==> flow/design.v <==
`default_nettype none
`timescale 1ns/10ps
module top(input clk, input rst, input run, input hold, output LED1, output LED2, output LED3,
	   output LED4, output LED5);
   reg [2:0] 	  count=0;   
   reg [7:0] 	  ctimer=0;
   reg 		  go=0;
   localparam CW = 2'b00;
   localparam CWAIT = 2'b01;
   localparam CCW = 2'b10;
   localparam CCWAIT = 2'b11;
   reg [1:0] state=CW;
   reg [3:0] leds=1;
   reg 	     blink=0;
   assign LED1=leds[0];
   assign LED2=leds[1];
   assign LED3=leds[2];
   assign LED4=leds[3];
   assign LED5=blink;
   always @(posedge clk)
     begin
	if (rst) 
	  begin
	     count<=0;
	     ctimer<=0;
	  end
	if (~go & run) begin
	   go<=1'b1;
	end
	if (go & hold ) begin
	  go<=1'b0;
	  count<=3;   
	end
	if (go) count<=count+1;   
	if (go && ctimer!=0 && count==0) ctimer<=ctimer-1;
	case (state)
	     CW:
	       begin
		  leds={leds[2:0],1'b0};
		  ctimer<=25;
		  blink<=~blink;
		  state<=CWAIT;
	       end
   	     CWAIT:
	       begin
		  if (ctimer==0)
		    begin
		       state<=leds[3]?CCW:CW;
		    end
	       end
	  CCW:
	    begin
	       leds={1'b0,leds[3:1]};
	       blink<=~blink;
	       ctimer<=25;
	       state=CCWAIT;
	    end
	  CCWAIT:
	    begin
	       if (ctimer==0)
		 begin
		    state<=leds[0]?CW:CCW;
		 end
	    end
	  default:
	    begin
	       state<=CW;   
	    end
	endcase  
     end
endmodule  
Step by step through the tools: top

What the tools print for top, step after step.
Line numbers count from 1 in the design file above.
Not given: -

Design top: top
Clock: clk
Library: sky130hd
Library corner: tt_025C_1v80

Elaborated design

Source: Yosys, flattened and elaborated, memories not mapped. Widths are those after wreduce. Registers that Yosys merges into a memory's read port (data or address) are not register bits. Print and check cells do not count. Equal cells are merged and count once.

Shift-type cells: 0
Equal/unequal tests: 5
$lt $le $gt $ge: 0
Add/subtract/negate cells: 2
Div/mod/pow operators: 0
$mul: 0
Bitwise logic cells: 4
Reduce/logical cells: 11
Multiplexer cells: 11

Operator list:

| operator                                     | number |
| 2-to-1 mux 8 bit                             | 2 |
| 2-to-1 mux 3 bit                             | 3 |
| subtractor 8 x 1 -> 8 bit with constant B    | 1 |
| zero test 8 bit                              | 1 |
| nonzero test 8 bit                           | 1 |
| parallel mux 4 bit (select 2 bit)            | 1 |
| parallel mux 2 bit (select 4 bit)            | 1 |
| 2-to-1 mux 2 bit                             | 4 |
| equality test 2 bit with constant B          | 2 |
| != test 2 bit with constant B                | 2 |
| OR reduction 2 bit                           | 2 |
| adder 3 x 1 -> 3 bit with constant B         | 1 |
| zero test 3 bit                              | 1 |
| nonzero test 3 bit                           | 1 |
| AND 1 bit                                    | 2 |
| logical AND 1 bit                            | 2 |
| inverter 1 bit                               | 2 |
| equality test 2 x 1 -> 1 bit with constant B | 1 |
| zero test 2 bit                              | 1 |
| AND reduction 2 bit                          | 1 |
| nonzero test 2 bit                           | 1 |

Latch bits: 0
Input port bits: 4
Bits in writable memories: 0
Bits in registers: 19
Bits in read-only memories: 0
Output and inout port bits: 5
Memories: 0
Word width x clocked read ports: 0
Elaborated cells: 39

Depth

Yosys ltp: most cells in a row. Word level: on the elaborated netlist, between registers, memories and ports. Mapped: between sequential cells and ports; inverters and the memories' decode and read muxes count.

Depth after elaboration: 4
ABC_AREA: 0
Gate-level depth with buffers: 7
Gate-level depth less buffers: 6

Mapped cells and area

Source: synth_stat.txt of the flow (Yosys; design flattened, memories mapped). It holds for the ABC_AREA given above (unset counts as 0); a run with the other value may have another netlist.
The area totals of this step are shown rounded.

Area of sequential cells: 0.0004805 mm²
Flip-flop cells: 19
Cells in the netlist: 90
Buffer cells: 3
Cell area after synthesis: 0.0009697 mm²

Cells by type:

| cell type                 | number | area in all (µm²) |
| sky130_fd_sc_hd__edfxtp_1 | 10     | 300.288 |
| sky130_fd_sc_hd__dfxtp_1  | 9      | 180.173 |
| sky130_fd_sc_hd__ha_1     | 4      | 50.048 |
| sky130_fd_sc_hd__inv_1    | 9      | 33.782 |
| sky130_fd_sc_hd__nand2_1  | 8      | 30.029 |
| sky130_fd_sc_hd__nor4b_4  | 1      | 23.773 |
| sky130_fd_sc_hd__mux2_2   | 2      | 22.522 |
| sky130_fd_sc_hd__a21oi_1  | 4      | 20.019 |
| sky130_fd_sc_hd__mux2i_1  | 2      | 20.019 |
| sky130_fd_sc_hd__nand3_1  | 4      | 20.019 |
| sky130_fd_sc_hd__and2_1   | 3      | 18.768 |
| sky130_fd_sc_hd__nand4_1  | 3      | 18.768 |
| sky130_fd_sc_hd__nand4b_1 | 2      | 17.517 |
| sky130_fd_sc_hd__nor3_4   | 1      | 16.266 |
| sky130_fd_sc_hd__nand3b_1 | 2      | 15.014 |
| sky130_fd_sc_hd__o211ai_1 | 2      | 15.014 |
| sky130_fd_sc_hd__nor4_1   | 2      | 12.512 |
| sky130_fd_sc_hd__or3_1    | 2      | 12.512 |

Not listed: further types 19, cells in them 20.

Worst setup path after synthesis

OpenSTA on the mapped netlist: ideal clock, no wires. The path of least setup slack (recovery checks aside). Input and output delay are each 20% of the period. Register names are those of the netlist, which keeps one name where synthesis merged equal registers.

Path kind: flip-flop to flip-flop
From: reg count[0]
To: reg ctimer[6]
Path delay: 1.462 ns
Path slack: 0.008 ns
Driving pins on the path: 8
Data arrival time: 1.383 ns
Path buffers: 1
Library setup time: 0.079 ns
Time at the first pin: 0.000 ns
Period: 1.47 ns
Period reached after synthesis: 1.462 ns

"path delay" = arrival - input delay + setup time.
"driving pins on the path" counts driving pins, that of a launching flip-flop among them; a cell with two outputs on the path counts twice.
"period reached after synthesis" is the clock period less the worst setup slack; recovery checks do not enter. This is arithmetic on one report: input and output delays are still those of the set period (20% each).
Between the ends stands the longest chain of elaborated cells between them, by number of cells; it is not shown to be the way that was timed. Of several equally long chains one is given.
Each line given opens the expression or statement behind the cell; cells for indexed reads and writes are added by Yosys, which also makes memories of some case tables.
At most two assigning lines are given for a register; there are more.

Path through: sky130_fd_sc_hd__edfxtp_1 > sky130_fd_sc_hd__inv_1 > sky130_fd_sc_hd__ha_1 > sky130_fd_sc_hd__and3b_1 > sky130_fd_sc_hd__a21boi_2 > sky130_fd_sc_hd__buf_2 > sky130_fd_sc_hd__nand4_1 > sky130_fd_sc_hd__o211ai_1
Length of the longest elaborated chain: 3
Elaborated cells on any way between the ends: 4
RTL lines with such cells: 1
Those cells by class: mux (1); reduce/logical (3)

RTL lines, path after synthesis:

| item              | line | source |
| from (decl)       | 5    | `reg [2:0] count=0;` |
| from (assign)     | 24   | `count<=0;` |
| from (assign)     | 34   | `if (go) count<=count+1;` |
| zero test 3 bit   | 35   | `if (go && ctimer!=0 && count==0) ctimer<=ctimer-1;` |
| logical AND 1 bit | 35   |  |
| 2-to-1 mux 8 bit  | 35   |  |
| to (assign)       | 35   |  |
| to (assign)       | 40   | `ctimer<=25;` |
| to (decl)         | 6    | `reg [7:0] ctimer=0;` |

Timing after layout

From the final timing report of stored run 1: the path of least setup slack in the routed layout; clock arrival at registers is part of the times.

Path kind: flip-flop to flip-flop
From: reg count[0]
To: reg ctimer[3]
Period: 2.53 ns
Time at the first pin: 0.25 ns
Driving pins on the path: 8
Library setup time: 0.11 ns
Path slack: 0.77 ns
Path buffers: 1
Data arrival time: 1.90 ns

Between the ends stands the longest chain of elaborated cells between them, by number of cells; it is not shown to be the way that was timed. Of several equally long chains one is given.
At most two assigning lines are given for a register; there are more.

Path through: sky130_fd_sc_hd__edfxtp_1 > sky130_fd_sc_hd__inv_1 > sky130_fd_sc_hd__ha_1 > sky130_fd_sc_hd__and3b_1 > sky130_fd_sc_hd__a21boi_2 > sky130_fd_sc_hd__buf_4 > sky130_fd_sc_hd__a21o_1 > sky130_fd_sc_hd__a221o_1
Length of the longest elaborated chain: 3
Elaborated cells on any way between the ends: 4
RTL lines with such cells: 1
Those cells by class: mux (1); reduce/logical (3)

RTL lines, path post-layout:

| item              | line | source |
| from (decl)       | 5    | `reg [2:0] count=0;` |
| from (assign)     | 24   | `count<=0;` |
| from (assign)     | 34   | `if (go) count<=count+1;` |
| zero test 3 bit   | 35   | `if (go && ctimer!=0 && count==0) ctimer<=ctimer-1;` |
| logical AND 1 bit | 35   |  |
| 2-to-1 mux 8 bit  | 35   |  |
| to (assign)       | 35   |  |
| to (assign)       | 40   | `ctimer<=25;` |
| to (decl)         | 6    | `reg [7:0] ctimer=0;` |

FLOW RESULTS
============

Top module top; platform sky130hd; tools Yosys and OpenROAD; 2 stored runs in no particular order. Input and output delays are each 20% of the period that was set; the output load is 0.01 pF.
"clock period reached" is the run's clock period less its worst setup slack. It is reckoned from that one timing run; input and output delays stay at 20% of the period that was set.
"worst setup path time" = time allowed to the worst setup path (clock period - input delay - output delay, where it has them) - its slack; a late launch clock adds to it, a late capture clock takes from it.
"total power of the final layout": no workload was simulated; the value follows from the tool's default switching activity.
Measured values are rounded.
A setting shown as -- is not set for that run.

| setting or result                      | stored run 1           | stored run 2             |
| period_ns                              | 2.53                   | 2.71                     |
| CORE_UTILIZATION                       | 24                     | 61                       |
| HOLD_SLACK_MARGIN                      | 0.29                   | --                       |
| CORE_ASPECT_RATIO                      | 0.5                    | --                       |
| CORE_MARGIN                            | 5                      | 2                        |
| CELL_PAD_IN_SITES_GLOBAL_PLACEMENT     | 1                      | 0                        |
| ABC_AREA                               | 0                      | 1                        |
| GPL_ROUTABILITY_DRIVEN                 | 0                      | --                       |
| CTS_CLUSTER_DIAMETER                   | 114                    | --                       |
| CAP_MARGIN                             | 40                     | 20                       |
| SLEW_MARGIN                            | 0                      | 20                       |
| MAX_ROUTING_LAYER                      | met5                   | --                       |
| SETUP_SLACK_MARGIN                     | --                     | 0.62                     |
| PLACE_DENSITY_LB_ADDON                 | --                     | 0.09                     |
| MIN_ROUTING_LAYER                      | --                     | met1                     |
| clock period reached (ns)              | 1.755                  | 1.763                    |
| smallest hold slack (ns)               | 0.531                  | 0.486                    |
| chip area in the Yosys report (mm²)    | 0.0009697              | 0.001015                 |
| full die area (mm²)                    | 0.005488               | 0.002006                 |
| worst slack on setup checks (ns)       | 0.775                  | 0.947                    |
| post-route setup TNS (ns)              | 0.000                  | 0.000                    |
| worst setup path time (ns)             | 1.76                   | 1.22                     |
| kind of the worst setup path           | flip-flop to flip-flop | flip-flop to output port |
| standard-cell area after routing (mm²) | 0.001166               | 0.001142                 |
| total power of the final layout (W)    | 0.0006838              | 0.0007194                |
| utilization after routing              | 0.299                  | 0.741                    |
